==> flow/design.v <==
module ula
(
    input   wire        clock,
    output  reg  [3:0]  VGA_R,
    output  reg  [3:0]  VGA_G,
    output  reg  [3:0]  VGA_B,
    output  wire        HS,
    output  wire        VS,
    input   wire [ 7:0] port7ffd,
    output  reg  [12:0] vaddr,
    input   wire [ 7:0] vdata,
    input   wire [ 2:0] border,
    output  reg  [16:0] addrhi,
    input   wire [ 7:0] datahi,
    input   wire        sync50,          
    output  reg         irq
);
parameter hzv =  640, hzf =   16, hzs =   96, hzb =   48, hzw =  800,
          vtv =  480, vtf =   10, vts =    2, vtb =   33, vtw =  525;
assign HS = x  < (hzb + hzv + hzf);  
assign VS = y  < (vtb + vtv + vtf);  
reg  [9:0] x = 1'b0;
reg  [9:0] y = 1'b0;
wire [9:0]  X  = x - hzb;
wire [9:0]  Y  = y - vtb;
wire [7:0]  Xh = X[9:1] - 24;
wire [7:0]  Yh = Y[9:1] - 24;
reg [7:0]   current_char,
            current_attr,
            tmp_current_char;
wire current_bit = current_char[ ~Xh[2:0] ];
wire flashed_bit = (current_attr[7] & flash) ^ current_bit;
wire [ 2:0] src_color = flashed_bit ? current_attr[2:0] : current_attr[5:3];
wire [11:0] color = {
      src_color[1] ? (current_attr[6] ? 4'hF : 4'hC) : 4'h01,
      src_color[2] ? (current_attr[6] ? 4'hF : 4'hC) : 4'h01,
      src_color[0] ? (current_attr[6] ? 4'hF : 4'hC) : 4'h01
};
wire [11:0] bgcolor =
{
    border[1] ? 4'hC : 4'h1,
    border[2] ? 4'hC : 4'h1,
    border[0] ? 4'hC : 4'h1
};
reg         flash;
reg [23:0]  timer;
reg [18:0]  t50hz;
reg [ 7:0]  data8;
wire [15:0] v320addr = x[9:1] + y[9:1]*320;
initial     irq = 1'b0;
always @(posedge clock) begin
    if (timer == 24'd12500000) begin  
        timer <= 1'b0;
        flash <= flash ^ 1'b1;  
    end else begin
        timer <= timer + 1'b1;
    end
    t50hz <= t50hz == 499999 ? 0 : t50hz + 1;
    irq <= sync50 ? (t50hz > 480000) : VS;
end
always @(posedge clock) begin
    x <= x == (hzw - 1) ? 1'b0 : (x + 1'b1);
    if (x == (hzw - 1)) y <= y == (vtw - 1) ? 1'b0 : (y + 1'b1);
    case (X[3:0])
        4'b0000: vaddr <= {Yh[7:6], Yh[2:0], Yh[5:3], Xh[7:3]};
        4'b0001: tmp_current_char <= vdata;
        4'b0010: vaddr <= {3'b110, Yh[7:3], Xh[7:3]};
        4'b1111: begin
            current_char <= tmp_current_char;
            current_attr <= vdata;
        end
    endcase
    case (x[0])
        0: addrhi <= {port7ffd[3], v320addr};
        1: data8  <= datahi;
    endcase
    if (x >= hzb && x < hzb+hzv && y >= vtb && y < vtb+vtv) begin
        if (port7ffd[6]) begin
            {VGA_R, VGA_G, VGA_B} <= {
                  data8[7:5],1'b0,
                  data8[4:2],1'b0,
                  data8[1:0],2'b00
            };
        end
        else begin
            if (X >= 64 && X < (64 + 512) && Y >= 48 && Y < (48 + 384))
                 {VGA_R, VGA_G, VGA_B} <= color;
            else {VGA_R, VGA_G, VGA_B} <= bgcolor;
        end
    end else {VGA_R, VGA_G, VGA_B} <= 12'h000;
end
endmodule
## Reports on ula

The steps from the RTL of ula to its reports follow in flow order.
Line numbers count from 1 in the design file above.
Operators carry their Yosys type and port widths (W data, S select, Z words).
Cell names lack the library's common part.
Not given: --

- Design top: ula
- Clock: clock
- Cell library: sky130hd
- Timing corner: tt_025C_1v80

## Word level

Yosys after proc, flatten, opt, wreduce and memory -nomap, before mapping. Memory bits, and registers merged into a memory's read port (data or address), are not among the register bits. Print and check cells are not counted. Equal cells are merged and count once.

- Register bits: 139
- Bits of input ports: 29
- Output and inout bits: 45
- Elaborated cells: 73

- Add/subtract/negate cells: 9
- Multipliers: 1
- Order comparisons: 11
- Eq/ne operators: 7
- Shift-type cells: 1
- Mux-type cells: 12
- Bitwise operators: 5
- Reductions and logical operators: 9

Operators by type and width:

| operator | number |
|---|---|
| $lt A10 B10 Y1 const B | 5 |
| $ge A10 B6 Y1 const B | 3 |
| $mul A9 B3 Y10 const B | 1 |
| $pmux W13 S2 | 1 |
| $add A24 B1 Y24 const B | 1 |
| $eq A24 B24 Y1 const B | 1 |
| $mux W12 | 2 |
| $mux W4 | 6 |
| $add A10 B1 Y10 const B | 2 |
| $eq A10 B10 Y1 const B | 2 |
| $sub A10 B6 Y10 const B | 2 |
| $add A19 B1 Y19 const B | 1 |
| $gt A19 B19 Y1 const B | 1 |
| $eq A19 B19 Y1 const B | 1 |
| $sub A8 B5 Y8 const B | 2 |
| $add A9 B16 Y16 | 1 |
| $ge A10 B7 Y1 const B | 1 |
| $lt A10 B9 Y1 const B | 1 |
| $shiftx A8 B3 Y1 | 1 |
| $logic_and A1 B1 Y1 | 6 |
| $eq A4 B1 Y1 const B | 1 |
| $eq A4 B2 Y1 const B | 1 |
| $eq A4 B4 Y1 const B | 1 |
| $logic_not A4 Y1 | 1 |
| $not A3 Y3 | 1 |
| $mux W3 | 1 |
| $not A1 Y1 | 2 |
| $reduce_bool A2 Y1 | 1 |

Not listed: further kinds 5, cells in them 5.

## Depth

Yosys ltp: most cells in a row. Word level: on the elaborated netlist, between registers, memories and ports. Mapped: between sequential cells and ports; inverters and the memories' decode and read muxes count.

- Depth in word-level cells: 9
- ABC_AREA: 0
- Depth in mapped cells: 13
- Gate-level depth less buffers: 13

## Synthesis result

Yosys stat after the flow's synthesis: flattened, memories mapped to cells. It holds for the ABC_AREA given above (unset counts as 0); a run with the other value may have another netlist.
The area totals of this step are shown rounded.

Cells by type:

| cell | number |
|---|---|
| edfxtp_1 | 73 |
| dfxtp_1 | 66 |
| ha_1 | 31 |
| xnor2_1 | 44 |
| xor2_1 | 28 |
| nor2_1 | 60 |
| nand2_1 | 37 |
| nand3_1 | 26 |
| inv_1 | 30 |
| nand4_1 | 18 |
| o21ai_0 | 22 |
| a21oi_1 | 19 |
| nor3_1 | 14 |
| a32o_1 | 6 |
| mux2i_1 | 6 |
| or3_1 | 9 |
| mux4_1 | 2 |
| a21o_1 | 6 |

Other cell types: 49; their cells: 92.

- Cells in the netlist: 589
- Mapped area: 6570 um^2
- Sequential part of the area: 3510 um^2
- Flip-flops: 139

## Path before layout

OpenSTA on the mapped netlist: ideal clock, no wires. The path of least setup slack (recovery checks aside). Input and output delay are each 20% of the period. Register names are those of the netlist, which keeps one name where synthesis merged equal registers.

- Path type: flip-flop to flip-flop
- Start: reg x[0]
- End: reg x[9]
- Period: 3.5 ns
- Library setup time: 0.128 ns
- Launch time at the first pin: 0.000 ns
- Data arrival time: 2.748 ns
- Data required time: 3.372 ns
- Path slack: 0.623 ns
- Delay of the path: 2.876 ns
- Stages: 9
- Synthesis period reached: 2.877 ns

"delay of the path" is the arrival time less input delay plus setup time.
"stages": output pins that drive a net of the path, with the launching flip-flop's if there is one; two outputs of one cell count as two.
"synthesis period reached" is the clock period less the worst setup slack; recovery checks do not enter. This is arithmetic on one report: input and output delays are still those of the set period (20% each).
Between the ends stands the longest chain of elaborated cells between them, by number of cells; it is not shown to be the way that was timed. Of several equally long chains one is given.
Each line given opens the expression or statement behind the cell; cells for indexed reads and writes are added by Yosys, which also makes memories of some case tables.

- Cells stage by stage: dfxtp_1 -> ha_1 -> and3_2 -> clkbuf_1 -> nand4_1 -> nor2_1 -> o21ai_0 -> nand2_1 -> o21ai_0
- Length of the longest elaborated chain: 1

Ends and longest elaborated chain, post-synthesis:

| element | RTL line | source |
|---|---|---|
| from (decl) | 22 | `reg  [9:0] x = 1'b0;` |
| from (assign) | 62 | `x <= x == (hzw - 1) ? 1'b0 : (x + 1'b1);` |
| $add A10 B1 Y10 | 62 |  |
| to (assign) | 62 |  |
| to (decl) | 22 |  |

## Worst path after layout

Path of least setup slack in the final report of entry A (OpenROAD, finished layout, wires in). Where an end is a register, its clock arrival counts in the times.

- Path type: flip-flop to flip-flop
- Start: reg y[1]
- End: reg VGA_B[3]
- Period: 2.66 ns
- Library setup time: 0.11 ns
- Launch time at the first pin: 0.42 ns
- Data arrival time: 2.90 ns
- Data required time: 2.97 ns
- Path slack: 0.07 ns
- Stages: 15

Between the ends stands the longest chain of elaborated cells between them, by number of cells; it is not shown to be the way that was timed. Of several equally long chains one is given.

- Cells stage by stage: edfxtp_1 -> inv_2 -> ha_4 -> nor3b_4 -> nor2_1 -> a21o_1 -> ha_4 -> nor4bb_2 -> nand3_1 -> nand2b_1 -> o32ai_4 -> buf_12 -> nand2_8 -> nand2b_4 -> a32o_1
- Length of the longest elaborated chain: 6

Ends and longest elaborated chain, post-layout:

| element | RTL line | source |
|---|---|---|
| from (decl) | 23 | `reg  [9:0] y = 1'b0;` |
| from (assign) | 63 | `if (x == (hzw - 1)) y <= y == (vtw - 1) ? 1'b0 : (y + 1'b1);` |
| $sub A10 B6 Y10 | 25 | `wire [9:0]  Y  = y - vtb;` |
| $ge A10 B6 Y1 | 86 | `if (X >= 64 && X < (64 + 512) && Y >= 48 && Y < (48 + 384))` |
| $logic_and A1 B1 Y1 x2 | 86 |  |
| $mux W12 | 86 |  |
| $mux W12 | 78 | `if (port7ffd[6]) begin` |
| to (decl) | 6 | `output  reg  [3:0]  VGA_B,` |

2 stored runs of ula in the flow (synthesis by Yosys, layout by OpenROAD, sky130hd cells), in arbitrary order. Constraints: input delay and output delay 20% of the set period each, output load 0.01 pF.
By "period reached" is meant the clock period of the run minus its worst setup slack. This is arithmetic on one report: input and output delays are still those of the set period (20% each).
"worst path time" is the time allowed to the run's worst setup path (the clock period less input and output delay, where it has them) less its slack. Clock arrival times count: a late capture clock shortens it, a late launch clock lengthens it.
"power consumption": no workload was simulated; the value follows from the tool's default switching activity.
Measured values are rounded.

### Entry A

Settings: `period_ns=2.66`, `CORE_UTILIZATION=32`, `PLACE_DENSITY_LB_ADDON=0.15`, `CORE_ASPECT_RATIO=1.98`, `CORE_MARGIN=10`, `CELL_PAD_IN_SITES_DETAIL_PLACEMENT=0`, `TNS_END_PERCENT=15`, `CTS_CLUSTER_SIZE=43`, `CTS_CLUSTER_DIAMETER=28`, `SLEW_MARGIN=20`, `CAP_MARGIN=20`

- Total die area: 27000 um^2
- Yosys chip area after synthesis: 6570 um^2
- Worst hold slack in the final report: 0.415 ns
- Worst path time: 2.59 ns
- Kind of the worst setup path: flip-flop to flip-flop
- Final design utilization: 42.6 %
- Period reached: 2.594 ns
- Standard-cell area of the final layout: 8590 um^2
- Post-route setup TNS: 0.000 ns
- Power consumption: 4640 uW
- Setup slack of the worst path: 0.066 ns

### Entry B

Settings: `period_ns=2.28`, `CORE_UTILIZATION=57`, `PLACE_DENSITY_LB_ADDON=0.25`, `CELL_PAD_IN_SITES_GLOBAL_PLACEMENT=3`, `ABC_AREA=0`, `CTS_CLUSTER_DIAMETER=161`, `CAP_MARGIN=10`, `CORE_MARGIN=2`, `SLEW_MARGIN=20`

No final report: placement broke off with FLW-0024.
